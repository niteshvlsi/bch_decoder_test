==> flow/design.v <==
`timescale 1ns / 1ps
module sampledec(received,clk,start,ctrl,corrected,decodedOp,nerr);
	 input [14:0] received;
    input clk;
    input start;
	 input ctrl;
    output[7:0]corrected;
	 output[1:0]nerr;
	 output[14:0]decodedOp;
    reg [7:0]corrected;  
    reg [1:0]nerr;
	 reg [14:0]decodedOp;
    reg[14:0]out;
    reg[14:0]temp;
	 reg[3:0]temp1,temp2,temp3,temp4,temp5;
	 reg[3:0]s1,s2,s3,s4;
	 reg[3:0]e1,e2;
	 reg[3:0]b,c,sum;
	 reg dout,eout;
    integer k,l,m,n,p;
	 always@(posedge clk)
	 begin
    if(start)
	 begin
	 temp=received;out=0;
	 b=0;c=0;sum=0;
	 s1=0;s2=0;s3=0;s4=0;
	 temp1=0;temp2=0;temp3=0;temp4=0;temp5=0;
	 e1=0;e2=0;
	 nerr=2'b00;
	 k=0;l=0;m=0;p=0;n=15;
	 end
	 else 
	 begin
	 p=p+1;
if(p<16)
begin 
	 dout=temp[0];
	 temp={temp[0],temp[14:1]};
	 b={b[0]^dout,b[0]^b[3],b[2],b[1]};
	 s1={b[3],b[2],b[1],b[0]};
	 s2={b[3]^b[1],b[1],b[2]^b[0],b[0]};
	 s4={b[3]^b[2]^b[1]^b[0],b[2]^b[0],b[1]^b[0],b[0]};
	 c={c[0]^dout,c[0]^c[3],c[2]^c[0],c[1]^c[0]};
	 s3={c[3],c[0],c[1],c[0]^c[1]^c[2]};
end
else if(p==16) 
begin
	 e1=s1;
	 temp1=mul2no(s1,s1);
	 temp2=mul2no(temp1,s1);
	 temp3=mul2no(temp2,temp2);
	 temp4=mul2no(temp3,temp3);
	 temp5=mul2no(temp4,temp1);
    sum=add(s3,temp2);
	 e2=mul2no(temp5,sum);
end
else if(p>16 && p<32) 
begin
    k=k+1;
	 eout=~((e1[0]^e2[0])|(e1[1]^e2[1])|(e1[2]^e2[2])|(e1[3]^e2[3]^1));
    e1={e1[0],e1[0]^e1[3],e1[2],e1[1]};
	 e2={e2[1],e2[0]^e2[1],e2[3]^e2[0],e2[2]};
	 if(eout)
	 begin 
	 nerr=nerr+2'b01;
	 l=k-1;
	 m=n-l;
	 if(m==15)
	 begin
	 temp[14]=~temp[14];
	 end
	 else 
	 begin
	 temp[14-m]=~temp[14-m];
	 out=temp;
	 end
	 end
	 else
	 out=temp;
end
       else if(p==32)
begin
out=temp;
case(ctrl)
1'd0:corrected=out[6:0];  
1'd1:corrected=out[14:7]; 
endcase
p=31;
decodedOp=out;
end
end
end
function[3:0]mul2no;
input [3:0]in1;
input [3:0]in2;
reg r1,r2,r3,r4;
begin
    r1=((in1[3]&in2[3])^(in1[2]&in2[0])^(in1[1]&in2[1])^(in1[0]&in2[2]));
    r2=((in1[3]&in2[2])^(in1[2]&in2[3])^(in1[2]&in2[0])^(in1[1]&in2[1])^(in1[1]&in2[0])^(in1[0]&in2[2])^(in1[0]&in2[1]));
    r3=((in1[3]&in2[1])^(in1[2]&in2[2])^(in1[1]&in2[3])^(in1[1]&in2[0])^(in1[0]&in2[1])^(in1[0]&in2[0]));
    r4=((in1[3]&in2[0])^(in1[2]&in2[1])^(in1[1]&in2[2])^(in1[0]&in2[3])^(in1[0]&in2[0]));
    mul2no={r1,r2,r3,r4};
end
endfunction
function [3:0]add;
input [3:0]in1;
input [3:0]in2;
begin
add={in1[3]^in2[3],in1[2]^in2[2],in1[1]^in2[1],in1[0]^in2[0]};	 
end
endfunction
endmodule
Tool chain data of sampledec:

What the tools print for sampledec, step after step.
Line numbers count from 1 in the design file above.
Operators carry their Yosys type and port widths (W data, S select, Z words).
Not given: -

* design top: sampledec
* clock port: clk
* library: sky130hd
* timing corner: tt_025C_1v80

Word level:

Source: Yosys, flattened and elaborated, memories not mapped. Widths are those after wreduce. Registers that Yosys merges into a memory's read port (data or address) are not register bits. Print and check cells do not count. Equal cells are merged and count once.

* bits in registers: 124
* word-level cells: 255
* input port bits: 18

* reductions and logical operators: 10
* add/subtract/negate cells: 7
* equality and inequality tests: 5
* shifts and indexed selects: 3
* $lt $le $gt $ge: 3
* mux-type cells: 16
* bitwise logic cells: 199

Operators with widths (number)
* $mux W32: 4
* $xor A1 B1 Y1: 121
* $mux W15: 5
* $add A32 B2 Y32 const B: 2
* $sub A5 B32 Y32 const A: 2
* $and A1 B1 Y1: 63
* $shift A1 B33 Y15: 1
* $shift A1 B33 Y15 const A: 1
* $neg A32 Y33: 1
* $shiftx A15 B32 Y1: 1
* $sub A32 B2 Y32 const B: 1
* $eq A32 B5 Y1 const B: 1
* $gt A32 B6 Y1 const B: 1
* $lt A32 B6 Y1 const B: 1
* $eq A32 B6 Y1 const B: 1
* $lt A32 B7 Y1 const B: 1
* $eq A32 B7 Y1 const B: 1
* $pmux W8 S2: 1
* $mux W4: 4
* $and A15 B15 Y15: 1
* $or A15 B15 Y15: 1
* $not A15 Y15: 1
* $mux W14: 1
* $not A1 Y1: 9
* $reduce_and A4 Y1: 2
* $ne A3 B3 Y1 const B: 2
* $reduce_and A3 Y1: 2
* $reduce_bool A3 Y1: 2

Not listed: further kinds 7, cells in them 9.

Logic depth:

Depth = most cells in a row (Yosys ltp): at word level without a register or memory, in the mapped netlist without a sequential cell, where the memories' decode and read muxes count.

* depth in word-level cells: 37
* ABC_AREA: 1
* mapped depth: 41
* gate-level depth less buffers: 40

After synthesis:

Source: synth_stat.txt of the flow (Yosys; design flattened, memories mapped). It holds for the ABC_AREA given above (unset counts as 0); a run with the other value may have another netlist.

* mapped flip-flops: 121
* buffer cells: 31
* sequential area: 2802.7 um^2
* cells in the netlist: 1793
* chip area (Yosys): 11038.1 um^2

Cells by type (number)
* sky130_fd_sc_hd__nand2_1: 540
* sky130_fd_sc_hd__dfxtp_1: 83
* sky130_fd_sc_hd__edfxtp_1: 38
* sky130_fd_sc_hd__nor2_1: 231
* sky130_fd_sc_hd__nand3_1: 150
* sky130_fd_sc_hd__inv_1: 185
* sky130_fd_sc_hd__xor2_1: 60
* sky130_fd_sc_hd__nand4_1: 83
* sky130_fd_sc_hd__o21ai_0: 67
* sky130_fd_sc_hd__xnor2_1: 35
* sky130_fd_sc_hd__a21oi_1: 49
* sky130_fd_sc_hd__nand2_2: 34
* sky130_fd_sc_hd__nor2_4: 17
* sky130_fd_sc_hd__ha_1: 14
* sky130_fd_sc_hd__nor2_2: 24
* sky130_fd_sc_hd__inv_2: 29
* sky130_fd_sc_hd__nor3_1: 21
* sky130_fd_sc_hd__nor2_8: 5

Other cell types: 31; their cells: 128.

Timing after synthesis:

OpenSTA on the mapped netlist: ideal clock, no wires. The path of least setup slack (recovery checks aside). Input and output delay are each 20% of the period. Register names are those of the netlist, which keeps one name where synthesis merged equal registers.

* kind: flip-flop to flip-flop
* start: reg p[0]
* end: reg temp[0]
* clock period: 7.35 ns
* data arrival time: 4.104 ns
* time at the first pin: 0.000 ns
* path delay: 4.508 ns
* required time: 6.946 ns
* driving pins on the path: 18
* slack: 2.842 ns
* buffers on the path: 0
* period reached after synthesis: 4.508 ns

"path delay" = arrival - input delay + setup time.
"driving pins on the path" counts driving pins, that of a launching flip-flop among them; a cell with two outputs on the path counts twice.
"period reached after synthesis" = period - worst setup slack (recovery checks aside). The figure is calculated, with input and output delays left at 20% of the set period.
The rows between start and end are the longest chain of elaborated cells between them; the timing report does not say that the signal goes this way. Where chains are equally long, one stands for them.
A line is the first line of the expression or statement that the cell stems from. Yosys adds cells for indexed reads and writes and turns some case tables into memories.
A register here has more assigning lines than the two given.
Where a signal picks the word or bit written, the line may be left out of the assigning lines.
The path ends at the enable pin of a flip-flop; only ways to that pin are counted.

* cell sequence: sky130_fd_sc_hd__dfxtp_1 -> sky130_fd_sc_hd__and3_1 -> sky130_fd_sc_hd__nand3_1 -> sky130_fd_sc_hd__nor4_1 -> sky130_fd_sc_hd__nand2_1 -> sky130_fd_sc_hd__inv_2 -> sky130_fd_sc_hd__nand2_1 -> sky130_fd_sc_hd__or4_1 -> sky130_fd_sc_hd__nor4_1 -> sky130_fd_sc_hd__xor2_1 -> sky130_fd_sc_hd__nand4_1 -> sky130_fd_sc_hd__nor4_1 -> sky130_fd_sc_hd__nand2_1 -> sky130_fd_sc_hd__inv_1 -> sky130_fd_sc_hd__nand2_1 -> sky130_fd_sc_hd__nor2_1 -> sky130_fd_sc_hd__nand2_1 -> sky130_fd_sc_hd__o21ai_0
* length of the longest elaborated chain: 5
* elaborated cells between the ends (all ways): 11

Ends and longest elaborated chain, after synthesis
* start, declared: RTL line 20 `integer k,l,m,n,p;`
* start, assigned: RTL line 31 `k=0;l=0;m=0;p=0;n=15;`
* start, assigned: RTL line 35 `p=p+1;`
* $add A32 B2 Y32: RTL line 35
* $gt A32 B6 Y1: RTL line 58 `else if(p>16 && p<32)`
* $logic_and A1 B1 Y1: RTL line 58
* $reduce_bool A3 Y1
* $reduce_and A4 Y1
* end, assigned: RTL line 25 `temp=received;out=0;`
* end, assigned: RTL line 39 `temp={temp[0],temp[14:1]};`
* end, declared: RTL line 14 `reg[14:0]temp;`

Timing after layout:

Path of least setup slack in the final report of flow run A (OpenROAD, finished layout, wires in). Where an end is a register, its clock arrival counts in the times.

* kind: flip-flop to flip-flop
* start: reg k[0]
* end: reg temp[6]
* required time: 7.30 ns
* data arrival time: 6.37 ns
* driving pins on the path: 27
* buffers on the path: 0
* clock period: 7.12 ns
* slack: 0.93 ns
* time at the first pin: 0.43 ns

The rows between start and end are the longest chain of elaborated cells between them; the timing report does not say that the signal goes this way. Where chains are equally long, one stands for them.
Where a signal picks the word or bit written, the line may be left out of the assigning lines.
The path ends at the data pin of a flip-flop with enable; ways to the enable are not counted.

* cell sequence: sky130_fd_sc_hd__dfxtp_1 -> sky130_fd_sc_hd__inv_2 -> sky130_fd_sc_hd__ha_1 -> sky130_fd_sc_hd__nor2_1 -> sky130_fd_sc_hd__inv_2 -> sky130_fd_sc_hd__nor2_1 -> sky130_fd_sc_hd__nand2_1 -> sky130_fd_sc_hd__nand2_2 -> sky130_fd_sc_hd__nand3_2 -> sky130_fd_sc_hd__nor2_4 -> sky130_fd_sc_hd__nand2_1 -> sky130_fd_sc_hd__nor2_1 -> sky130_fd_sc_hd__nand4_1 -> sky130_fd_sc_hd__nor2_1 -> sky130_fd_sc_hd__nand2_1 -> sky130_fd_sc_hd__nor2_1 -> sky130_fd_sc_hd__xor2_1 -> sky130_fd_sc_hd__xor2_1 -> sky130_fd_sc_hd__nor2_1 -> sky130_fd_sc_hd__nand2_1 -> sky130_fd_sc_hd__nand2_1 -> sky130_fd_sc_hd__nor3_4 -> sky130_fd_sc_hd__nand3_4 -> sky130_fd_sc_hd__nor2_4 -> sky130_fd_sc_hd__nand2_1 -> sky130_fd_sc_hd__o211ai_1 -> sky130_fd_sc_hd__nand2_1
* length of the longest elaborated chain: 15
* elaborated cells between the ends (all ways): 19

Ends and longest elaborated chain, after layout
* start, declared: RTL line 20 `integer k,l,m,n,p;`
* start, assigned: RTL line 31 `k=0;l=0;m=0;p=0;n=15;`
* start, assigned: RTL line 60 `k=k+1;`
* $add A32 B2 Y32: RTL line 60
* $sub A32 B2 Y32: RTL line 67 `l=k-1;`
* $sub A5 B32 Y32: RTL line 68 `m=n-l;`
* $sub A5 B32 Y32: RTL line 75 `temp[14-m]=~temp[14-m];`
* $neg A32 Y33: RTL line 75
* $shift A1 B33 Y15: RTL line 75
* $not A15 Y15: RTL line 75
* $and A15 B15 Y15: RTL line 75
* $or A15 B15 Y15: RTL line 75
* $mux W14: RTL line 69 `if(m==15)`
* $mux W15: RTL line 64 `if(eout)`
* $mux W15: RTL line 58 `else if(p>16 && p<32)`
* $mux W15: RTL line 47 `else if(p==16)`
* $mux W15: RTL line 36 `if(p<16)`
* $mux W15: RTL line 23 `if(start)`
* end, assigned: RTL line 25 `temp=received;out=0;`
* end, assigned: RTL line 39 `temp={temp[0],temp[14:1]};`
* end, declared: RTL line 14 `reg[14:0]temp;`

Lab notebook: sampledec

Design sampledec on sky130hd. What follows are 2 stored runs of the flow, each under its own settings; their order means nothing. The constraints put input and output delay at 20% of the set period each and load the outputs with 0.01 pF.
By "achieved clock period" is meant the clock period of the run minus its worst setup slack. This is arithmetic on one report: input and output delays are still those of the set period (20% each).
"time used up by the worst setup path" is the time allowed to the run's worst setup path (the clock period less input and output delay, where it has them) less its slack. Clock arrival times count: a late capture clock shortens it, a late launch clock lengthens it.
"overall power" is the tool's figure for a default switching activity; nothing was simulated.

### Flow run A

Settings: `period_ns=7.12`, `CORE_UTILIZATION=26`, `PLACE_DENSITY=0.7`, `CORE_ASPECT_RATIO=0.53`, `TNS_END_PERCENT=75`, `ABC_AREA=1`, `CAP_MARGIN=20`, `CORE_MARGIN=2`, `SLEW_MARGIN=20`

- Cell area after synthesis: 11038.1 um^2
- Achieved clock period: 6.188 ns
- Sum of negative setup slack: 0.000 ns
- Area inside the die boundary: 44201.8 um^2
- Utilization after routing: 30.5 %
- Area of the standard cells in the finished layout: 12663.4 um^2
- Overall power: 0.001859 W
- Setup slack of the worst path: 0.932 ns
- Smallest hold slack: 0.463 ns
- Time used up by the worst setup path: 6.19 ns
- Type of the worst setup path: flip-flop to flip-flop

### Flow run B

Settings: `period_ns=6.9`, `SETUP_SLACK_MARGIN=-0.36`, `CAP_MARGIN=20`, `CORE_MARGIN=2`, `CORE_UTILIZATION=40`, `SLEW_MARGIN=20`

- Cell area after synthesis: 11646.2 um^2
- Achieved clock period: 6.794 ns
- Sum of negative setup slack: 0.000 ns
- Area inside the die boundary: 30495.6 um^2
- Utilization after routing: 45.2 %
- Area of the standard cells in the finished layout: 12985.0 um^2
- Overall power: 0.001841 W
- Setup slack of the worst path: 0.106 ns
- Smallest hold slack: 0.503 ns
- Time used up by the worst setup path: 6.79 ns
- Type of the worst setup path: flip-flop to flip-flop
